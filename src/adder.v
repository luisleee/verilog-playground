==> flow/design.v <==
module add1(input x, input y, input cin, output cout, output sum);
    assign sum = x ^ y ^ cin;
    assign cout = (x & y) | (x & cin) | (y & cin);
endmodule
module add2(input [1:0]x, input [1:0]y, input cin, output cout, output [1:0]sum);
    wire c;
    add1 A1(
        .x(x[0]),
        .y(y[0]),
        .cin(cin),
        .cout(c),
        .sum(sum[0])
    );
    add1 A2(
        .x(x[1]),
        .y(y[1]),
        .cin(c),
        .cout(cout),
        .sum(sum[1])
    );
endmodule
module add4(input [3:0] x, input [3:0] y, input cin, output cout, output [3:0]sum);
    wire c;
    add2 A1(
        .x(x[1:0]),
        .y(y[1:0]),
        .cin(cin),
        .cout(c),
        .sum(sum[1:0])
    );
    add2 A2(
        .x(x[3:2]),
        .y(y[3:2]),
        .cin(c),
        .cout(cout),
        .sum(sum[3:2])
    );
endmodule
module seg(input [3:0] x, output reg [7:0] s);
    always @(*) begin
        case (x)
            0: s = 8'b0011_1111;
            1: s = 8'b0000_0110;
            2: s = 8'b0101_1011;
            3: s = 8'b0100_1111;
            4: s = 8'b0110_0110;
            5: s = 8'b0110_1101;
            6: s = 8'b0111_1101;
            7: s = 8'b0000_0111;
            8: s = 8'b0111_1111;
            9: s = 8'b0110_1111;
            default: s = 8'b0000_0000;
        endcase
    end
endmodule
module twoseg(input [4:0] in, output [7:0] segH, output [7:0] segL);
    wire [3:0] tens, ones;
    assign tens = (in >= 30) ? 4'd3 :
                  (in >= 20) ? 4'd2 :
                  (in >= 10) ? 4'd1 : 4'd0;
    assign ones = in - tens * 4'd10;
    seg s1(tens, segH);
    seg s2(ones, segL);
endmodule
module debouncer #(parameter N = 1000) (input clk, input sin, output reg sout);
    localparam IDLE = 1'b0;
    localparam DEBOUNCE = 1'b1;
    reg state = IDLE;
    reg [$clog2(N)-1:0] counter = 0;
    reg sin_sync = 0;
    always @(posedge clk) begin
        sin_sync <= sin;
        case (state)
            IDLE: begin
                if (sin_sync != sout) begin
                    state <= DEBOUNCE;
                    counter <= 0;
                end
            end
            DEBOUNCE: begin
                if (sin_sync == sout)
                    state <= IDLE;
                else if (counter == N-1) begin
                    sout <= sin_sync;
                    state <= IDLE;
                end else
                    counter <= counter + 1'b1;
            end
        endcase
    end
endmodule
module debouncer4 #(parameter N = 1000) (
    input clk,
    input [3:0] sin,
    output [3:0] sout
);
    genvar i;
    generate
        for (i = 0; i < 4; i = i+1) begin : deb_inst
            debouncer #(.N(N)) u_debouncer (
                .clk(clk),
                .sin(sin[i]),
                .sout(sout[i])
            );
        end
    endgenerate
endmodule
module main(input clk, input [3:0] sws, input [3:0] btns, output [7:0] segH, output [7:0] segL, output [7:0] leds);
    localparam DISPLAY_A = 3'b001;
    localparam DISPLAY_B = 3'b010;
    localparam DISPLAY_S = 3'b100;
    reg readonly = 0;
    reg [2:0] display = DISPLAY_A;
    reg [3: 0] a = 0, b = 0;
    wire [4: 0] s;
    reg [4: 0] toshow;
    assign leds = {readonly, 4'b0000, display};
    add4 A(a, b, 1'b0, s[4], s[3:0]);
    twoseg S(toshow, segH, segL);
    always @(*) begin
        case (display)
            DISPLAY_A: toshow = {1'b0, a};
            DISPLAY_B: toshow = {1'b0, b};
            DISPLAY_S: toshow = s;
            default: toshow = 5'b0;
        endcase
    end
    always @(posedge clk) begin
        if (!readonly) begin
            case (display)
                DISPLAY_A: a <= sws;
                DISPLAY_B: b <= sws;
                default: ;
            endcase
        end
    end
    wire [3: 0] debounced_btns;
    debouncer4 #(.N(1000)) DB(clk, btns, debounced_btns);
    reg [3:0] btns_last = 0;
    always @(posedge clk) begin
        btns_last <= debounced_btns;
        if (debounced_btns[0] && !btns_last[0]) begin
            readonly <= ~readonly;
        end
        if (debounced_btns[1] && !btns_last[1])
            display <= DISPLAY_A;
        else if (debounced_btns[2] && !btns_last[2])
            display <= DISPLAY_B;
        else if (debounced_btns[3] && !btns_last[3])
            display <= DISPLAY_S;
    end
endmodule
# Tool chain data of main
# Tool output for the design above, in the order of the flow.
# Lines are those of the file above, counted from 1.
# Cell names lack the library's common part.
# The mark - stands for no value.
# design
top	main
clock_port	clk
lib	sky130hd
corner	tt_025C_1v80

# Word-level counts
# Counts by Yosys on the flattened word-level netlist (proc, flatten, opt, wreduce; memories kept). Register bits leave out memories and registers merged into their read ports (data or address). Print and check cells are left out. Cells with the same type and inputs are merged into one.
# Memory sizes are those after Yosys's memory passes, which may raise the word count (mostly to a power of two), join words into wider ones and drop unused or constant bits.
# word_totals
in_bits	9
mem_count	2
ff_bits	68
out_inout_bits	24
rom_bits	224
# op_classes
n_logic	32
reduce_logical	20
equal	27
multipliers	1
n_addsub	5
cmp	3
n_mux	38
# mem_list
memory	size	word_bits	read_ports	write_ports	line_no	text
(name not given)	16	7	1	0	41	case (x)
(name not given)	16	7	1	0	41
# op_table
operator	count
2-to-1 mux 10 bit	12
parallel mux 10 bit (select 2 bit)	4
adder 10 x 1 -> 10 bit with constant B	4
== test 10 bit with constant B	4
!= test 2 bit with constant B	12
AND reduction 3 bit	8
parallel mux 5 bit (select 3 bit)	1
2-to-1 mux 1 bit	13
multiplier 4 x 3 -> 3 bit with constant B	1
AND 1 bit	10
>= comparator 5 bit with constant B	2
NOT 1 bit	9
2-to-1 mux 4 bit	2
parallel mux 1 bit (select 2 bit)	4
XOR 1 bit	7
bitwise OR 1 bit	6
>= comparator 5 x 4 -> 1 bit with constant B	1
== test 1 bit	4
!= test 1 bit	4
logical AND 1 bit	4
zero test 1 bit	4
AND reduction 2 bit	2
subtractor 4 bit	1
2-to-1 mux 2 bit	2
== test 3 x 1 -> 1 bit with constant B	1
== test 3 x 2 -> 1 bit with constant B	1
== test 3 bit with constant B	1
nonzero test 2 bit	1
OR reduction 2 bit	1

# Logic depth
# Longest topological path by Yosys (ltp), each cell counted once; first at word level (registers and memories cut), then after technology mapping (sequential cells cut; the memories' decode and read muxes count).
# logic_depth
word_depth	17
ABC_AREA	0
mapped_depth	17
mapped_depth_nobuf	17

# Netlist
# Yosys stat after the flow's synthesis: flattened, memories mapped to cells. It holds for the ABC_AREA given above (unset counts as 0); a run with the other value may have another netlist.
# by_type
type	count	area_total_um2
edfxtp_1	53	1.59E+03
dfxtp_1	15	300.288
xnor2_1	23	201.443
and2_1	30	187.68
ha_1	12	150.144
fa_1	4	80.077
buf_4	10	75.072
nand2_1	19	71.318
nor2b_1	10	62.56
nand3_1	12	60.058
nor2_1	16	60.058
nand4_1	9	56.304
or3_1	9	56.304
a21boi_1	7	52.55
inv_1	13	48.797
xor2_1	5	43.792
nor4bb_1	4	40.038
o21ai_0	8	40.038
# Other cell types: 32; their cells: 60.
# mapped
ffs	68
synth_area_mm2	0.0036235
n_buf	18
seqArea_mm2	0.0018918
cells	319
# The figures by module come from a second, unflattened synthesis with its own total; it is not the netlist above.
# unflattened
cells_unflattened	353
hier_area_mm2	0.0037911
# Rows give one instance, submodules left out.
# by_module
module	n_inst	area_mm2	mod_seq_area_mm2	cells
debouncer #(N=1000)	4	0.0006181	0.0003704	54
main	1	0.0006506	0.0004104	56
seg	2	0.0002315	0	30
twoseg	1	0.0001251	0	17
add1	4	0.00002	0	1
debouncer4 #(N=1000)	1	0	0	0
add2	2	0	0	0
add4	1	0	0	0

# Timing after synthesis
# OpenSTA on the mapped netlist: ideal clock, no wires. The path of least setup slack (recovery checks aside). Input and output delay are each 20% of the period. Register names are those of the netlist, which keeps one name where synthesis merged equal registers.
# synth_timing
kind	register -> output
start	reg b[0]
end	out segL[2]
stages	17
t_first_pin_ns	0.000
tclk_ns	5.69
setup_slack_ns	0.296
arrival_ns	4.256
path_buffers	1
path_delay_ns	4.256
synth_period_reached_ns	5.394
# "path_delay_ns" = arrival - input delay + setup time.
# A path that ends at an output port has no setup time.
# "stages": output pins that drive a net of the path, with the launching flip-flop's if there is one; two outputs of one cell count as two.
# "synth_period_reached_ns" is the clock period less the worst setup slack; recovery checks do not enter. This is arithmetic on one report: input and output delays are still those of the set period (20% each).
# Between the ends stands the longest chain of elaborated cells between them, by number of cells; it is not shown to be the way that was timed. Of several equally long chains one is given.
# Each line given opens the expression or statement behind the cell; cells for indexed reads and writes are added by Yosys, which also makes memories of some case tables.
# The chain passes a memory read, where the word-level depth is cut; so it can be longer than that depth.
# synth_between
path_cell_list	edfxtp_1 ha_1 inv_1 fa_1 fa_1 inv_1 fa_1 nor4bb_1 a211oi_1 o22a_1 inv_1 ha_1 fa_1 or3_1 buf_2 a211o_1 o21ai_1
elab_chain_len	18
cells_between	27
cone_lines	8
# synth_lines
element	line_no	text
start: declaration	114	reg [3: 0] a = 0, b = 0;
start: assignment	132	DISPLAY_B: b <= sws;
AND 1 bit x2	3	assign cout = (x & y) | (x & cin) | (y & cin);
bitwise OR 1 bit x2	3
AND 1 bit	3
bitwise OR 1 bit x2	3
AND 1 bit	3
bitwise OR 1 bit x2	3
parallel mux 5 bit (select 3 bit)	121	case (display)
>= comparator 5 x 4 -> 1 bit	60	(in >= 10) ? 4'd1 : 4'd0;
2-to-1 mux 1 bit	60
2-to-1 mux 4 bit	59	(in >= 20) ? 4'd2 :
2-to-1 mux 4 bit	58	assign tens = (in >= 30) ? 4'd3 :
multiplier 4 x 3 -> 3 bit	61	assign ones = in - tens * 4'd10;
subtractor 4 bit	61
memory read (16 x 7 bit)	41	case (x)
end: declaration	108	module main(input clk, input [3:0] sws, input [3:0] btns, output [7:0] segH, output [7:0] segL, output [7:0] l ...

# Timing after layout
# From the final timing report of flow run 1: the path of least setup slack in the routed layout; clock arrival at registers is part of the times.
# layout_timing
kind	register -> output
start	reg b[0]
end	out segL[3]
tclk_ns	4.83
setup_slack_ns	-0.28
arrival_ns	4.15
t_first_pin_ns	0.32
path_buffers	1
stages	17
# Between the ends stands the longest chain of elaborated cells between them, by number of cells; it is not shown to be the way that was timed. Of several equally long chains one is given.
# The chain passes a memory read, where the word-level depth is cut; so it can be longer than that depth.
# layout_between
path_cell_list	edfxtp_1 ha_2 inv_2 fa_2 fa_2 inv_2 fa_1 nor4bb_4 a211oi_2 o22a_1 inv_1 ha_2 fa_2 or3_4 a211o_4 o311ai_2 buf_2
elab_chain_len	18
cells_between	27
cone_lines	8
# layout_lines
element	line_no	text
start: declaration	114	reg [3: 0] a = 0, b = 0;
start: assignment	132	DISPLAY_B: b <= sws;
AND 1 bit x2	3	assign cout = (x & y) | (x & cin) | (y & cin);
bitwise OR 1 bit x2	3
AND 1 bit	3
bitwise OR 1 bit x2	3
AND 1 bit	3
bitwise OR 1 bit x2	3
parallel mux 5 bit (select 3 bit)	121	case (display)
>= comparator 5 x 4 -> 1 bit	60	(in >= 10) ? 4'd1 : 4'd0;
2-to-1 mux 1 bit	60
2-to-1 mux 4 bit	59	(in >= 20) ? 4'd2 :
2-to-1 mux 4 bit	58	assign tens = (in >= 30) ? 4'd3 :
multiplier 4 x 3 -> 3 bit	61	assign ones = in - tens * 4'd10;
subtractor 4 bit	61
memory read (16 x 7 bit)	41	case (x)
end: declaration	108	module main(input clk, input [3:0] sws, input [3:0] btns, output [7:0] segH, output [7:0] segL, output [7:0] l ...

# Measured results for main: 2 stored runs of the Yosys and OpenROAD flow on sky130hd. The settings differ; the order carries no meaning. The constraints put input and output delay at 20% of the set period each and load the outputs with 0.01 pF.
# "worst_path_allowed_less_slack_ns" is the time allowed to the run's worst setup path (the clock period less input and output delay, where it has them) less its slack. Clock arrival times count: a late capture clock shortens it, a late launch clock lengthens it.
# By "power_uw" is meant OpenSTA's value without simulated activity: inputs other than the clock are taken to toggle once in ten clock periods, and the tool carries that through the logic.
# Among the settings, -- means not set for that run.
stored run	period_ns	CORE_UTILIZATION	PLACE_DENSITY	CORE_ASPECT_RATIO	CELL_PAD_IN_SITES_GLOBAL_PLACEMENT	CELL_PAD_IN_SITES_DETAIL_PLACEMENT	CTS_CLUSTER_SIZE	CTS_CLUSTER_DIAMETER	MIN_ROUTING_LAYER	MAX_ROUTING_LAYER	CAP_MARGIN	CORE_MARGIN	SLEW_MARGIN	synth_area_mm2	final_die_area_mm2	finalCellArea_mm2	worstSetupSlack_ns	power_uw	worst_path_allowed_less_slack_ns	worstPathKind
flow run 1	4.83	36	0.37	1.93	2	1	53	103	met1	met5	20	2	20	0.0036235	0.0109273	0.0044605	-0.285	1331	4.15	register -> output
flow run 2	4.01	40	--	--	--	--	--	--	--	--	20	2	20	0.0036235	0.0098357	0.0044493	-0.922	1517	4.13	register -> output
