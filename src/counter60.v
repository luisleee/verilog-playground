==> flow/design.v <==
module counter60 (
    input wire clk, rst,
    input wire key,
    output wire [8:0] segment_led_1, segment_led_2
);
reg [23:0] cnt;
reg running;
reg [5:0] seconds;
reg [3:0] sec_ones, sec_tens;
parameter CLK_FREQ = 24'd12_000_000;
always @(posedge clk or posedge rst) begin
    if (rst) begin
        cnt <= 24'd0;
        running <= 1'b0;
        seconds <= 6'd0;
    end else if (key) begin
        running <= ~running;
    end else if (running) begin
        if (cnt == CLK_FREQ - 1) begin
            cnt <= 24'd0;
            if (seconds == 6'd59) begin
                seconds <= 6'd0;
            end else begin
                seconds <= seconds + 1'b1;
            end
        end else begin
            cnt <= cnt + 1'b1;
        end
    end
end
always @* begin
    sec_ones = seconds % 10;
    sec_tens = seconds / 10;
end
segment7 seg1 (.bcd(sec_ones), .seg(segment_led_1));
segment7 seg2 (.bcd(sec_tens), .seg(segment_led_2));
endmodule
module segment7 (
    input wire [3:0] bcd,
    output reg [8:0] seg
);
always @* begin
    case (bcd)
        4'd0: seg = 9'b0000_0011_1;
        4'd1: seg = 9'b1001_1111_1;
        4'd2: seg = 9'b0010_0101_1;
        4'd3: seg = 9'b0000_1101_1;
        4'd4: seg = 9'b1001_1001_1;
        4'd5: seg = 9'b0100_1001_1;
        4'd6: seg = 9'b0100_0001_1;
        4'd7: seg = 9'b0001_1111_1;
        4'd8: seg = 9'b0000_0001_1;
        4'd9: seg = 9'b0000_1001_1;
        default: seg = 9'b1111_1111_1;
    endcase
end
endmodule
# [Step by step through the tools: counter60]
# The steps from the RTL of counter60 to its reports follow in flow order.
# Lines are those of the file above, counted from 1.
# Not given: --
[inputs] top_module="counter60" clk_port="clk" library="sky130hd" corner="tt_025C_1v80"

# [Elaborated design]
# Source: Yosys, flattened and elaborated, memories not mapped. Widths are those after wreduce. Registers that Yosys merges into a memory's read port (data or address) are not register bits. Print and check cells do not count. Equal cells are merged and count once.
# Yosys's memory passes give these memory sizes; they may raise the number of words (mostly to a power of two), join words into wider ones and drop unused or constant bits.
[op_classes] n_addsub=2 n_eq=2 muxes=2 reduce_logical=2 logic=2 div=2
[op_table] op="divider 6 x 4 -> 32 bit (second input constant)" count=1
[op_table] op="modulo 6 x 4 -> 32 bit (second input constant)" count=1
[op_table] op="adder 24 x 1 -> 24 bit (second input constant)" count=1
[op_table] op="equality test 24 bit (second input constant)" count=1
[op_table] op="2-to-1 mux 24 bit" count=1
[op_table] op="adder 6 x 1 -> 6 bit (second input constant)" count=1
[op_table] op="equality test 6 bit (second input constant)" count=1
[op_table] op="2-to-1 mux 6 bit" count=1
[op_table] op="AND reduction 3 bit" count=1
[op_table] op="NOT 1 bit" count=2
[op_table] op="AND reduction 2 bit" count=1
[word_totals] inputBits=3 mem_count=2 register_bits=31 romBits=224 out_inout_bits=18 word_cells=17
[memory_table] name="(no name shown)" size=16 word_bits=7 rd=1 write_ports=0 line=43 source="case (bcd)"
[memory_table] name="(no name shown)" size=16 word_bits=7 rd=1 write_ports=0 line=43

# [Longest topological paths]
# Yosys ltp: most cells in a row. Word level: on the elaborated netlist, between registers, memories and ports. Mapped: between sequential cells and ports; inverters and the memories' decode and read muxes count.
[logic_depth] depth_word=2 ABC_AREA=0 mapped_depth=19 mapped_depth_nobuf=17

# [Mapped cells and area]
# Yosys stat after the flow's synthesis: flattened, memories mapped to cells. It holds for the ABC_AREA given above (unset counts as 0); a run with the other value may have another netlist.
# Totals and module areas in this step are rounded.
[synth_totals] mapped_area_um2=2460 cell_count=279 buf_cells=13 ffs=31
[by_type] cell="sky130_fd_sc_hd__dfrtp_1" count=31 area_total_um2=775.744
[by_type] cell="sky130_fd_sc_hd__ha_1" count=20 area_total_um2=250.24
[by_type] cell="sky130_fd_sc_hd__xor2_1" count=12 area_total_um2=105.101
[by_type] cell="sky130_fd_sc_hd__xnor2_1" count=11 area_total_um2=96.342
[by_type] cell="sky130_fd_sc_hd__nor2_1" count=25 area_total_um2=93.84
[by_type] cell="sky130_fd_sc_hd__mux2i_1" count=9 area_total_um2=90.086
[by_type] cell="sky130_fd_sc_hd__nand2_1" count=24 area_total_um2=90.086
[by_type] cell="sky130_fd_sc_hd__o21ai_0" count=16 area_total_um2=80.077
[by_type] cell="sky130_fd_sc_hd__nand3_1" count=14 area_total_um2=70.067
[by_type] cell="sky130_fd_sc_hd__inv_1" count=17 area_total_um2=63.811
[by_type] cell="sky130_fd_sc_hd__a21oi_1" count=12 area_total_um2=60.058
[by_type] cell="sky130_fd_sc_hd__buf_6" count=4 area_total_um2=45.043
[by_type] cell="sky130_fd_sc_hd__nand4_1" count=7 area_total_um2=43.792
[by_type] cell="sky130_fd_sc_hd__nand2b_1" count=6 area_total_um2=37.536
[by_type] cell="sky130_fd_sc_hd__a21oi_4" count=2 area_total_um2=32.531
[by_type] cell="sky130_fd_sc_hd__buf_4" count=4 area_total_um2=30.029
[by_type] cell="sky130_fd_sc_hd__nor3_1" count=5 area_total_um2=25.024
[by_type] cell="sky130_fd_sc_hd__or3_1" count=4 area_total_um2=25.024
# Not listed: further types 40, cells in them 56.
# The figures by module come from a second, unflattened synthesis with its own total; it is not the netlist above.
[unflattened] hier_cells=282 area_unflattened_um2=2340
# Each row is one instance without its submodules.
[modules] module="counter60" area_um2=1880 cells=210 n_inst=1
[modules] module="segment7" area_um2=229 cells=36 n_inst=2

# [Timing after synthesis]
# Path of least setup slack by OpenSTA after synthesis, without wires, with an ideal clock, recovery checks aside; 20% of the period is set as input and as output delay. Where synthesis merged equal registers, the netlist keeps one of their names.
[synth_timing] path_kind="reg2out" from="reg seconds[3]" to="out segment_led_1[4]" out_delay_ns=0.944 path_slack_ns=0.256 t_arrival_ns=3.520 path_delay_ns=3.520 path_buffers=2 period_ns=4.72 driving_pins=20 synth_period_reached_ns=4.464
# "path_delay_ns" is the arrival time less input delay plus setup time.
# At an output port there is no setup time.
# "driving_pins": output pins that drive a net of the path, with the launching flip-flop's if there is one; two outputs of one cell count as two.
# "synth_period_reached_ns" = period - worst setup slack (recovery checks aside). The figure is calculated, with input and output delays left at 20% of the set period.
# The rows between start and end are the longest chain of elaborated cells between them; the timing report does not say that the signal goes this way. Where chains are equally long, one stands for them.
# Each line given opens the expression or statement behind the cell; cells for indexed reads and writes are added by Yosys, which also makes memories of some case tables.
# The chain passes a memory read, where the word-level depth is cut; so it can be longer than that depth.
# A register here has more assigning lines than the two given.
[synth_via] path_cell_list="sky130_fd_sc_hd__dfrtp_1 > sky130_fd_sc_hd__buf_6 > sky130_fd_sc_hd__inv_1 > sky130_fd_sc_hd__ha_1 > sky130_fd_sc_hd__inv_1 > sky130_fd_sc_hd__ha_1 > sky130_fd_sc_hd__and2b_2 > sky130_fd_sc_hd__a311o_1 > sky130_fd_sc_hd__nand2b_1 > sky130_fd_sc_hd__a211oi_1 > sky130_fd_sc_hd__a211o_1 > sky130_fd_sc_hd__buf_2 > sky130_fd_sc_hd__xnor2_1 > sky130_fd_sc_hd__ha_1 > sky130_fd_sc_hd__inv_1 > sky130_fd_sc_hd__mux2i_1 > sky130_fd_sc_hd__a22oi_1 > sky130_fd_sc_hd__a21oi_1 > sky130_fd_sc_hd__a21oi_1 > sky130_fd_sc_hd__o21a_1" elab_chain_cells=2 cells_between=2 lines_between=2
[synth_rtl] element="from (decl)" line=8 source="reg [5:0] seconds;"
[synth_rtl] element="from (assign)" line=15 source="seconds <= 6'd0;"
[synth_rtl] element="from (assign)" line=24 source="seconds <= seconds + 1'b1;"
[synth_rtl] element="modulo 6 x 4 -> 32 bit" line=32 source="sec_ones = seconds % 10;"
[synth_rtl] element="memory read (16 x 7 bit)" line=43 source="case (bcd)"
[synth_rtl] element="to (decl)" line=4 source="output wire [8:0] segment_led_1, segment_led_2"

# [Path in the finished layout]
# Path of least setup slack in the final report of stored run 2 (OpenROAD, finished layout, wires in). Where an end is a register, its clock arrival counts in the times.
[layout_timing] path_kind="reg2out" from="reg seconds[3]" to="out segment_led_1[4]" driving_pins=19 path_slack_ns=-1.35 t_arrival_ns=3.48 path_buffers=1 out_delay_ns=0.53 period_ns=2.67
# The rows between start and end are the longest chain of elaborated cells between them; the timing report does not say that the signal goes this way. Where chains are equally long, one stands for them.
# The chain passes a memory read, where the word-level depth is cut; so it can be longer than that depth.
# A register here has more assigning lines than the two given.
[layout_via] path_cell_list="sky130_fd_sc_hd__dfrtp_1 > sky130_fd_sc_hd__inv_6 > sky130_fd_sc_hd__ha_4 > sky130_fd_sc_hd__inv_2 > sky130_fd_sc_hd__ha_4 > sky130_fd_sc_hd__o21bai_1 > sky130_fd_sc_hd__a221o_1 > sky130_fd_sc_hd__a311oi_2 > sky130_fd_sc_hd__nand2_1 > sky130_fd_sc_hd__a211o_1 > sky130_fd_sc_hd__xnor2_4 > sky130_fd_sc_hd__ha_4 > sky130_fd_sc_hd__inv_2 > sky130_fd_sc_hd__mux2i_1 > sky130_fd_sc_hd__a22oi_1 > sky130_fd_sc_hd__a21oi_1 > sky130_fd_sc_hd__a21oi_1 > sky130_fd_sc_hd__o21a_1 > sky130_fd_sc_hd__buf_2" elab_chain_cells=2 cells_between=2 lines_between=2
[layout_rtl] element="from (decl)" line=8 source="reg [5:0] seconds;"
[layout_rtl] element="from (assign)" line=15 source="seconds <= 6'd0;"
[layout_rtl] element="from (assign)" line=24 source="seconds <= seconds + 1'b1;"
[layout_rtl] element="modulo 6 x 4 -> 32 bit" line=32 source="sec_ones = seconds % 10;"
[layout_rtl] element="memory read (16 x 7 bit)" line=43 source="case (bcd)"
[layout_rtl] element="to (decl)" line=4 source="output wire [8:0] segment_led_1, segment_led_2"

==> runs of counter60 <==
Measured results for counter60: 2 stored runs of the Yosys and OpenROAD flow on sky130hd. The settings differ; the order carries no meaning. The constraints put input and output delay at 20% of the set period each and load the outputs with 0.01 pF.
"power" rests on the timing tool's default activity at the inputs, not on a simulated workload.
The results are shown rounded.
[stored run 1] settings: period_ns=7.66, CORE_UTILIZATION=67, CELL_PAD_IN_SITES_GLOBAL_PLACEMENT=3, CELL_PAD_IN_SITES_DETAIL_PLACEMENT=0, TNS_END_PERCENT=5, ABC_AREA=0, GPL_ROUTABILITY_DRIVEN=1, CTS_CLUSTER_SIZE=69, CTS_CLUSTER_DIAMETER=359, CAP_MARGIN=10, MAX_ROUTING_LAYER=met4, CORE_MARGIN=2, SLEW_MARGIN=20
[stored run 1] result: did not finish, placement stopped with GPL-0301
[stored run 2] settings: period_ns=2.67, CAP_MARGIN=20, CORE_MARGIN=2, CORE_UTILIZATION=40, SLEW_MARGIN=20
[stored run 2] result: chip area after synthesis (Yosys) 2460 sq um, die area 6800 sq um, standard-cell area of the final layout 3330 sq um, utilization 0.563, worst setup slack after layout -1.35 ns, total negative slack -16.7 ns, power 1060 µW
